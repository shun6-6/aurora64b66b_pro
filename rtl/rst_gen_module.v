==> flow/design.v <==
`timescale 1ns / 1ps
module rst_gen_module#(
    parameter       P_RST_CYCLE     =   1   
)(
    input           i_clk                   ,
    output          o_rst                   
);
reg                 ro_rst=1                ;
reg  [7 :0]         r_cnt=0                 ;
assign              o_rst = ro_rst          ;
always@(posedge i_clk)
begin
    if(r_cnt == P_RST_CYCLE - 1 || P_RST_CYCLE == 0)
        r_cnt <= r_cnt;
    else 
        r_cnt <= r_cnt + 1;
end
always@(posedge i_clk)
begin
    if(r_cnt == P_RST_CYCLE - 1 || P_RST_CYCLE == 0)
        ro_rst <= 'd0;
    else 
        ro_rst <= 'd1;
end
endmodule
---- Tool chain data of rst_gen_module ----
Tool output for the design above, in the order of the flow.
Lines are those of the file above, counted from 1.
Operators carry their Yosys type and port widths (W data, S select, Z words).
Library cell names are shortened.
The mark n/a stands for no value.
set-up
  design top .............................. rst_gen_module
  clock port .............................. i_clk
  standard-cell library ................... sky130hd
  library corner .......................... tt_025C_1v80

---- Word level ----
Source: Yosys, flattened and elaborated, memories not mapped. Widths are those after wreduce; folded enables and synchronous resets count as part of the registers. Registers that Yosys merges into a memory's read port (data or address) are not register bits. Print and check cells do not count. Equal cells are merged and count once.
storage and ports
  register bits ........................... 9
  bits in latches ......................... 0
  RAM bits ................................ 0
  bits in read-only memories .............. 0
  clocked read ports x word width ......... 0
  memories ................................ 0
  bits of input ports ..................... 1
  elaborated cells ........................ 5
cells by class
  add/sub/neg operators ................... 1
  $mul .................................... 0
  div/mod/pow operators ................... 0
  magnitude comparators ................... 0
  equality and inequality tests ........... 0
  shifts and indexed selects .............. 0
  muxes and demuxes ....................... 1
  bitwise operators ....................... 0
  reductions and logical operators ........ 1
operators with widths
  cell                   number
  $add A8 B1 Y8 const B  1
  $logic_not A8 Y1       1
  $mux W1                1

---- Longest topological paths ----
Longest topological path by Yosys (ltp), each cell counted once; first at word level (registers and memories cut), then after technology mapping (sequential cells cut; the memories' decode and read muxes count).
depth
  depth in word-level cells ............... 2
  ABC_AREA ................................ 1
  gate-level depth with buffers ........... 5

---- After synthesis ----
Source: synth_stat.txt of the flow (Yosys; design flattened, memories mapped). It holds for the ABC_AREA given above (unset counts as 0); a run with the other value may have another netlist.
synthesis totals
  standard cells after synthesis .......... 43
  chip area (Yosys) ....................... 429.2 um^2
  area of sequential cells ................ 260.2 um^2
  flip-flop cells ......................... 9
  buffer cells ............................ 0
cell types
  cell type  number  area in all (um^2)
  edfxtp_1   8       240.23
  nand2_1    11      41.29
  nor2_1     7       26.275
  ha_1       2       25.024
  dfxtp_1    1       20.019
  inv_1      5       18.768
  xnor2_1    2       17.517
  nand3_1    3       15.014
  o21ai_1    2       10.01
  xor2_1     1       8.758
  nand4_1    1       6.256

---- Path before layout ----
Path of least setup slack by OpenSTA after synthesis, without wires, with an ideal clock, recovery checks aside; 20% of the period is set as input and as output delay. Where synthesis merged equal registers, the netlist keeps one of their names.
timing post-synthesis
  path type ............................... flip-flop to flip-flop
  from .................................... register r_cnt[0]
  to ...................................... register r_cnt[0]
  period .................................. 1.3 ns
  setup time .............................. 0.357 ns
  launch time at the first pin ............ 0.000 ns
  data arrival time ....................... 0.906 ns
  data required time ...................... 0.943 ns
  setup slack ............................. 0.036 ns
  path delay .............................. 1.263 ns
  stages .................................. 4
  path buffers ............................ 0
  synthesis period reached ................ 1.264 ns
"path delay" is the arrival time less input delay plus setup time.
"stages" counts driving pins, that of a launching flip-flop among them; a cell with two outputs on the path counts twice.
"synthesis period reached" = period - worst setup slack (recovery checks aside). The figure is calculated, with input and output delays left at 20% of the set period.
Between the ends stands the longest chain of elaborated cells between them, by number of cells; it is not shown to be the way that was timed. Of several equally long chains one is given.
A line is the first line of the expression or statement that the cell stems from. Yosys adds cells for indexed reads and writes and turns some case tables into memories.
Only ways into the end's enable, where the timed path ends, are counted here.
between the ends, post-synthesis
  cell sequence ........................... edfxtp_1 -> inv_1 -> ha_1 -> nand4_1
  cells in the longest elaborated chain ... 1
  elaborated cells between the ends (all ways) .. 1
  classes of those cells .................. reduce/logical: 1
RTL lines, path post-synthesis
  what                RTL line  text
  start: declaration  9         reg  [7 :0]         r_cnt=0                 ;
  start: assignment   14        r_cnt <= r_cnt;
  start: assignment   16        r_cnt <= r_cnt + 1;
  $logic_not A8 Y1    13        if(r_cnt == P_RST_CYCLE - 1 || P_RST_CYCLE == 0)
  end: assignment     14
  end: assignment     16
  end: declaration    9

---- Path in the finished layout ----
Path of least setup slack in the final report of entry A (OpenROAD, finished layout, wires in). Where an end is a register, its clock arrival counts in the times.
timing post-layout
  path type ............................... flip-flop to flip-flop
  from .................................... register r_cnt[0]
  to ...................................... register r_cnt[4]
  period .................................. 0.991 ns
  setup time .............................. 0.23 ns
  launch time at the first pin ............ 0.26 ns
  data arrival time ....................... 1.23 ns
  data required time ...................... 1.02 ns
  setup slack ............................. -0.21 ns
  stages .................................. 5
  path buffers ............................ 1
Between the ends stands the longest chain of elaborated cells between them, by number of cells; it is not shown to be the way that was timed. Of several equally long chains one is given.
Only ways into the end's enable, where the timed path ends, are counted here.
between the ends, post-layout
  cell sequence ........................... edfxtp_1 -> inv_2 -> ha_4 -> nand4_1 -> buf_4
  cells in the longest elaborated chain ... 1
  elaborated cells between the ends (all ways) .. 1
  classes of those cells .................. reduce/logical: 1
RTL lines, path post-layout
  what                RTL line  text
  start: declaration  9         reg  [7 :0]         r_cnt=0                 ;
  start: assignment   14        r_cnt <= r_cnt;
  start: assignment   16        r_cnt <= r_cnt + 1;
  $logic_not A8 Y1    13        if(r_cnt == P_RST_CYCLE - 1 || P_RST_CYCLE == 0)
  end: assignment     14
  end: assignment     16
  end: declaration    9

Memo
Re: implementation data of rst_gen_module

Measured results for rst_gen_module: 2 stored runs of the Yosys and OpenROAD flow on sky130hd. The settings differ; the order carries no meaning. The constraints put input and output delay at 20% of the set period each and load the outputs with 0.01 pF.
"clock period reached" is the run's clock period less its worst setup slack. It is reckoned from that one timing run; input and output delays stay at 20% of the period that was set.
"time on the worst setup path" is the time allowed to the run's worst setup path (the clock period less input and output delay, where it has them) less its slack. Clock arrival times count: a late capture clock shortens it, a late launch clock lengthens it.
"total power of the final layout" is the tool's figure for a default switching activity; nothing was simulated.

---- entry A ----
settings
  period_ns = 0.991
  CORE_UTILIZATION = 32
  SETUP_SLACK_MARGIN = 0.26
  PLACE_DENSITY_LB_ADDON = 0.07
  CORE_MARGIN = 7
  CELL_PAD_IN_SITES_GLOBAL_PLACEMENT = 2
  ABC_AREA = 1
  GPL_TIMING_DRIVEN = 0
  CAP_MARGIN = 35
  SLEW_MARGIN = 15
  MIN_ROUTING_LAYER = met2
  MAX_ROUTING_LAYER = met5
results
  die area ................................ 2562.4 um^2
  total power of the final layout ......... 0.6883 mW
  Yosys chip area after synthesis ......... 429.2 um^2
  sum of negative setup slack ............. -2.249 ns
  worst hold slack ........................ 0.599 ns
  clock period reached .................... 1.202 ns
  time on the worst setup path ............ 1.20 ns
  worst setup path type ................... flip-flop to flip-flop
  setup slack of the worst path ........... -0.211 ns
  std-cell area (final layout) ............ 580.6 um^2
  utilization in the final report ......... 0.458

---- entry B ----
settings
  period_ns = 1.5
  CORE_UTILIZATION = 51
  SETUP_SLACK_MARGIN = 0.01
  PLACE_DENSITY_LB_ADDON = 0.15
  HOLD_SLACK_MARGIN = -0.05
  CELL_PAD_IN_SITES_DETAIL_PLACEMENT = 1
  ABC_AREA = 0
  GPL_ROUTABILITY_DRIVEN = 0
  CTS_CLUSTER_SIZE = 71
  CTS_CLUSTER_DIAMETER = 28
  CAP_MARGIN = 15
  MAX_ROUTING_LAYER = met5
  CORE_MARGIN = 2
  SLEW_MARGIN = 20
results
  not finished: floorplanning ended with error PDN-0185
