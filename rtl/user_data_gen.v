==> flow/design.v <==
`timescale 1ns / 1ps
module user_data_gen(
    input               i_clk                       ,
    input               i_rst                       ,
    output [63:0]       m_axi_tx_tdata              ,
    output [7 :0]       m_axi_tx_tkeep              ,
    output              m_axi_tx_tlast              ,
    output              m_axi_tx_tvalid             ,
    input               m_axi_tx_tready             ,
    input  [63:0]       s_axi_rx_tdata              ,
    input  [7 :0]       s_axi_rx_tkeep              ,
    input               s_axi_rx_tlast              ,
    input               s_axi_rx_tvalid             
);
localparam              P_SEND_LEN = 100            ;
reg  [63:0]             rm_axi_tx_tdata             ;
reg  [7 :0]             rm_axi_tx_tkeep             ;
reg                     rm_axi_tx_tlast             ;
reg                     rm_axi_tx_tvalid            ;
reg  [15:0]             r_cnt                       ;
reg  [15:0]             r_send_cnt                  ;
wire                    w_start                     ;
wire                    w_active                    ;
wire [63:0]             ws_axi_rx_tdata             ;
wire [7 :0]             ws_axi_rx_tkeep             ;
wire                    ws_axi_rx_tlast             ;
wire                    ws_axi_rx_tvalid            ;
assign w_start = r_cnt == 100                      ;
assign w_active = m_axi_tx_tvalid & m_axi_tx_tready ;
assign m_axi_tx_tdata  = rm_axi_tx_tdata            ;
assign m_axi_tx_tkeep  = rm_axi_tx_tkeep            ;
assign m_axi_tx_tlast  = rm_axi_tx_tlast            ;
assign m_axi_tx_tvalid = rm_axi_tx_tvalid           ;
assign ws_axi_rx_tdata  = s_axi_rx_tdata            ;
assign ws_axi_rx_tkeep  = s_axi_rx_tkeep            ;
assign ws_axi_rx_tlast  = s_axi_rx_tlast            ;
assign ws_axi_rx_tvalid = s_axi_rx_tvalid           ;
always@(posedge i_clk,posedge i_rst)
begin
    if(i_rst)
        r_cnt <= 'd0;
    else if(rm_axi_tx_tlast)
        r_cnt <= 'd0;
    else if(r_cnt == 100)
        r_cnt <= r_cnt;
    else 
        r_cnt <= r_cnt + 1;
end
always@(posedge i_clk,posedge i_rst)
begin
    if(i_rst)
        r_send_cnt <= 'd0;
    else if(w_active && r_send_cnt == P_SEND_LEN - 1)
        r_send_cnt <= 'd0;
    else if(w_active)
        r_send_cnt <= r_send_cnt + 1;
    else
        r_send_cnt <= r_send_cnt;
end
always@(posedge i_clk,posedge i_rst)
begin
    if(i_rst)
        rm_axi_tx_tvalid <= 'd0;
    else if(w_active && r_send_cnt == P_SEND_LEN - 1)
        rm_axi_tx_tvalid <= 'd0;
    else if(w_start)
        rm_axi_tx_tvalid <= 'd1;
    else 
        rm_axi_tx_tvalid <= rm_axi_tx_tvalid;
end
always@(posedge i_clk,posedge i_rst)
begin
    if(i_rst)
        rm_axi_tx_tlast <= 'd0;
    else if(w_active && r_send_cnt == P_SEND_LEN - 2)
        rm_axi_tx_tlast <= 'd1;
    else    
        rm_axi_tx_tlast <= 'd0;
end
always@(posedge i_clk,posedge i_rst)
begin
    if(i_rst)
        rm_axi_tx_tdata <= 'd0;
    else if(rm_axi_tx_tlast)
        rm_axi_tx_tdata <= 'd0;
    else if(w_active)
        rm_axi_tx_tdata <= rm_axi_tx_tdata + 1;
    else 
        rm_axi_tx_tdata <= rm_axi_tx_tdata;
end
always@(posedge i_clk,posedge i_rst)
begin   
    if(i_rst)
        rm_axi_tx_tkeep <= 8'hff;
    else 
        rm_axi_tx_tkeep <= 8'hff;
end
endmodule
From RTL to reports: user_data_gen
What the tools print for user_data_gen, step after step.
Line numbers count from 1 in the design file above.
The mark n/a stands for no value.
Design
  design top: user_data_gen
  clock port: i_clk
  cell library: sky130hd
  corner: tt_025C_1v80

After elaboration
Source: Yosys, flattened and elaborated, memories not mapped. Widths are those after wreduce. Registers that Yosys merges into a memory's read port (data or address) are not register bits. Print and check cells do not count. Equal cells are merged and count once.
Operators by class
  multiplexer cells: 9
  bitwise gates (word level): 1
  $add $sub $neg: 3
  eq/ne operators: 4
  reduce/logical cells: 5
Operators with widths (count)
  two-way mux 64 bit: 2
  adder 64 x 1 -> 64 bit (second input constant): 1
  two-way mux 16 bit: 4
  equality test 16 x 7 -> 1 bit (second input constant): 3
  adder 16 x 1 -> 16 bit (second input constant): 2
  nonzero test 2 bit: 3
  two-way mux 1 bit: 3
  logical AND 1 bit: 2
  != test 2 bit (second input constant): 1
  bitwise AND 1 bit: 1
Bit counts
  register bits after elaboration: 98
  output and inout bits: 74
  input bits: 77
  cells after elaboration: 27

Longest topological paths
Depth = most cells in a row (Yosys ltp): at word level without a register or memory, in the mapped netlist without a sequential cell, where the memories' decode and read muxes count.
Logic depth
  depth after elaboration: 3
  ABC_AREA: 1
  gate-level depth with buffers: 11
  gate-level depth less buffers: 11

After synthesis
Yosys stat after the flow's synthesis: flattened, memories mapped to cells. It holds for the ABC_AREA given above (unset counts as 0); a run with the other value may have another netlist.
Cell types
  sky130_fd_sc_hd__dfrtp_1: count 98, area in all 2.45E+03 um2
  sky130_fd_sc_hd__nand2_1: count 225, area in all 844.56 um2
  sky130_fd_sc_hd__nor2_1: count 168, area in all 630.605 um2
  sky130_fd_sc_hd__inv_1: count 119, area in all 446.678 um2
  sky130_fd_sc_hd__nand3_1: count 67, area in all 335.322 um2
  sky130_fd_sc_hd__a21oi_1: count 48, area in all 240.23 um2
  sky130_fd_sc_hd__o21ai_0: count 22, area in all 110.106 um2
  sky130_fd_sc_hd__nor2_4: count 9, area in all 101.347 um2
  sky130_fd_sc_hd__nand4_1: count 15, area in all 93.84 um2
  sky130_fd_sc_hd__xor2_1: count 10, area in all 87.584 um2
  sky130_fd_sc_hd__nor2_2: count 13, area in all 81.328 um2
  sky130_fd_sc_hd__nor2_8: count 4, area in all 80.077 um2
  sky130_fd_sc_hd__nor3_1: count 15, area in all 75.072 um2
  sky130_fd_sc_hd__buf_4: count 9, area in all 67.565 um2
  sky130_fd_sc_hd__ha_1: count 5, area in all 62.56 um2
  sky130_fd_sc_hd__nand2_2: count 10, area in all 62.56 um2
  sky130_fd_sc_hd__nand2_4: count 4, area in all 45.043 um2
  sky130_fd_sc_hd__nand3_2: count 4, area in all 40.038 um2
Not listed: further types 22, cells in them 53.
Mapped netlist
  standard cells after synthesis: 898
  cell area after synthesis: 6200.9 um2
  flip-flops: 98
  sequential area: 2452.4 um2
  buffers: 19

Worst setup path after synthesis
Path of least setup slack by OpenSTA after synthesis, without wires, with an ideal clock, recovery checks aside; 20% of the period is set as input and as output delay. Where synthesis merged equal registers, the netlist keeps one of their names.
Timing path after synthesis
  path type: input-to-reg
  start point: in m_axi_tx_tready
  end point: reg r_send_cnt[8]
  external input delay: 0.618 ns
  slack: 1.439 ns
  delay of the path: 1.033 ns
  setup time: 0.123 ns
  data arrival time: 1.528 ns
  buffers on the path: 2
  period: 3.09 ns
  driving pins on the path: 6
  required time: 2.967 ns
  launch time at the first pin: 0.618 ns
  synthesis period reached: 1.651 ns
"delay of the path" is the arrival time less input delay plus setup time.
"driving pins on the path" counts driving pins, that of a launching flip-flop among them; a cell with two outputs on the path counts twice.
"synthesis period reached" = period - worst setup slack (recovery checks aside). The figure is calculated, with input and output delays left at 20% of the set period.
Between the ends stands the longest chain of elaborated cells between them, by number of cells; it is not shown to be the way that was timed. Of several equally long chains one is given.
Each line given opens the expression or statement behind the cell; cells for indexed reads and writes are added by Yosys, which also makes memories of some case tables.
A register here has more assigning lines than the two given.
Between the ends, after synthesis
  path through: sky130_fd_sc_hd__nand2_1 > sky130_fd_sc_hd__buf_4 > sky130_fd_sc_hd__buf_2 > sky130_fd_sc_hd__nor3_1 > sky130_fd_sc_hd__nand2_1 > sky130_fd_sc_hd__xor2_1
  cells in the longest elaborated chain: 3
  elaborated cells on any way between the ends: 5
  those cells by class: mux: 2; logic: 1; reduce/logical: 2
Ends and longest elaborated chain, after synthesis
  from (decl): RTL line 9  | input               m_axi_tx_tready             ,
  bitwise AND 1 bit: RTL line 29  | assign w_active = m_axi_tx_tvalid & m_axi_tx_tready ;
  two-way mux 16 bit: RTL line 55  | else if(w_active)
  two-way mux 16 bit: RTL line 53  | else if(w_active && r_send_cnt == P_SEND_LEN - 1)
  to (assign): RTL line 56  | r_send_cnt <= r_send_cnt + 1;
  to (assign): RTL line 58  | r_send_cnt <= r_send_cnt;
  to (decl): RTL line 21  | reg  [15:0]             r_send_cnt                  ;

Worst path after layout
From the final timing report of job 1: the path of least setup slack in the routed layout; clock arrival at registers is part of the times.
Timing path after layout
  path type: input-to-reg
  start point: in m_axi_tx_tready
  end point: reg rm_axi_tx_tdata[60]
  launch time at the first pin: 0.68 ns
  required time: 3.64 ns
  setup time: 0.11 ns
  slack: 1.05 ns
  buffers on the path: 2
  period: 3.4 ns
  data arrival time: 2.59 ns
  external input delay: 0.68 ns
  driving pins on the path: 11
Between the ends stands the longest chain of elaborated cells between them, by number of cells; it is not shown to be the way that was timed. Of several equally long chains one is given.
A register here has more assigning lines than the two given.
Between the ends, after layout
  path through: sky130_fd_sc_hd__clkdlybuf4s50_1 > sky130_fd_sc_hd__nand2_1 > sky130_fd_sc_hd__buf_4 > sky130_fd_sc_hd__nor2_1 > sky130_fd_sc_hd__nand2_1 > sky130_fd_sc_hd__nor2_1 > sky130_fd_sc_hd__nand2_1 > sky130_fd_sc_hd__nor2_1 > sky130_fd_sc_hd__nand3_1 > sky130_fd_sc_hd__nand2_1 > sky130_fd_sc_hd__nor2_1
  cells in the longest elaborated chain: 3
  elaborated cells on any way between the ends: 4
  source lines of those cells: 3
  those cells by class: mux: 2; logic: 1; reduce/logical: 1
Ends and longest elaborated chain, after layout
  from (decl): RTL line 9  | input               m_axi_tx_tready             ,
  bitwise AND 1 bit: RTL line 29  | assign w_active = m_axi_tx_tvalid & m_axi_tx_tready ;
  two-way mux 64 bit: RTL line 86  | else if(w_active)
  two-way mux 64 bit: RTL line 84  | else if(rm_axi_tx_tlast)
  to (assign): RTL line 87  | rm_axi_tx_tdata <= rm_axi_tx_tdata + 1;
  to (assign): RTL line 89  | rm_axi_tx_tdata <= rm_axi_tx_tdata;
  to (decl): RTL line 16  | reg  [63:0]             rm_axi_tx_tdata             ;

Subject: user_data_gen on sky130hd, stored results

Hello all,

Below are 2 stored runs of the flow (Yosys, OpenROAD; platform sky130hd) on user_data_gen, each with its settings and what was measured, unordered. Constraints: input delay and output delay 20% of the set period each, output load 0.01 pF.
"achieved clock period (ns)" means the clock period less the worst setup slack. The figure is calculated, with input and output delays left at 20% of the set period.
"worst setup path time (ns)" = time allowed to the worst setup path (clock period - input delay - output delay, where it has them) - its slack; a late launch clock adds to it, a late capture clock takes from it.
By "finish__power__total" is meant OpenSTA's value without simulated activity: inputs other than the clock are taken to toggle once in ten clock periods, and the tool carries that through the logic.

settings of job 1
{
  "period_ns": 3.4,
  "CORE_UTILIZATION": 41,
  "SETUP_SLACK_MARGIN": 0.89,
  "PLACE_DENSITY": 0.44,
  "CORE_MARGIN": 2,
  "ABC_AREA": 1,
  "GPL_ROUTABILITY_DRIVEN": 1,
  "CTS_CLUSTER_SIZE": 71,
  "MAX_ROUTING_LAYER": "met5",
  "CAP_MARGIN": 20,
  "SLEW_MARGIN": 20
}
report of job 1
yosys chip area after synthesis (um^2): 6200.9
finish__design__die__area: 16123.9
finish__design__instance__area__stdcell: 7399.6
finish__design__instance__utilization: 0.5053
finish__timing__setup__ws: 1.050
finish__timing__setup__tns: 0.000
finish__timing__hold__ws: 0.511
finish__power__total: 2.948e-03
achieved clock period (ns): 2.350
worst setup path time (ns): 1.67
worst setup path kind: input-to-reg

settings of job 2
{
  "period_ns": 1.67,
  "CORE_UTILIZATION": 22,
  "SETUP_SLACK_MARGIN": 0.0,
  "PLACE_DENSITY_LB_ADDON": 0.24,
  "CORE_ASPECT_RATIO": 0.55,
  "CELL_PAD_IN_SITES_DETAIL_PLACEMENT": 2,
  "GPL_TIMING_DRIVEN": 1,
  "GPL_ROUTABILITY_DRIVEN": 0,
  "CTS_CLUSTER_SIZE": 90,
  "CTS_CLUSTER_DIAMETER": 160,
  "SLEW_MARGIN": 40,
  "MIN_ROUTING_LAYER": "met2",
  "CAP_MARGIN": 20,
  "CORE_MARGIN": 2
}
report of job 2
yosys chip area after synthesis (um^2): 5211.2
finish__design__die__area: 24990.2
finish__design__instance__area__stdcell: 8991.1
finish__design__instance__utilization: 0.3895
finish__timing__setup__ws: -0.759
finish__timing__setup__tns: -30.775
finish__timing__hold__ws: 0.398
finish__power__total: 6.330e-03
achieved clock period (ns): 2.429
worst setup path time (ns): 2.43
worst setup path kind: reg-to-reg

Thanks
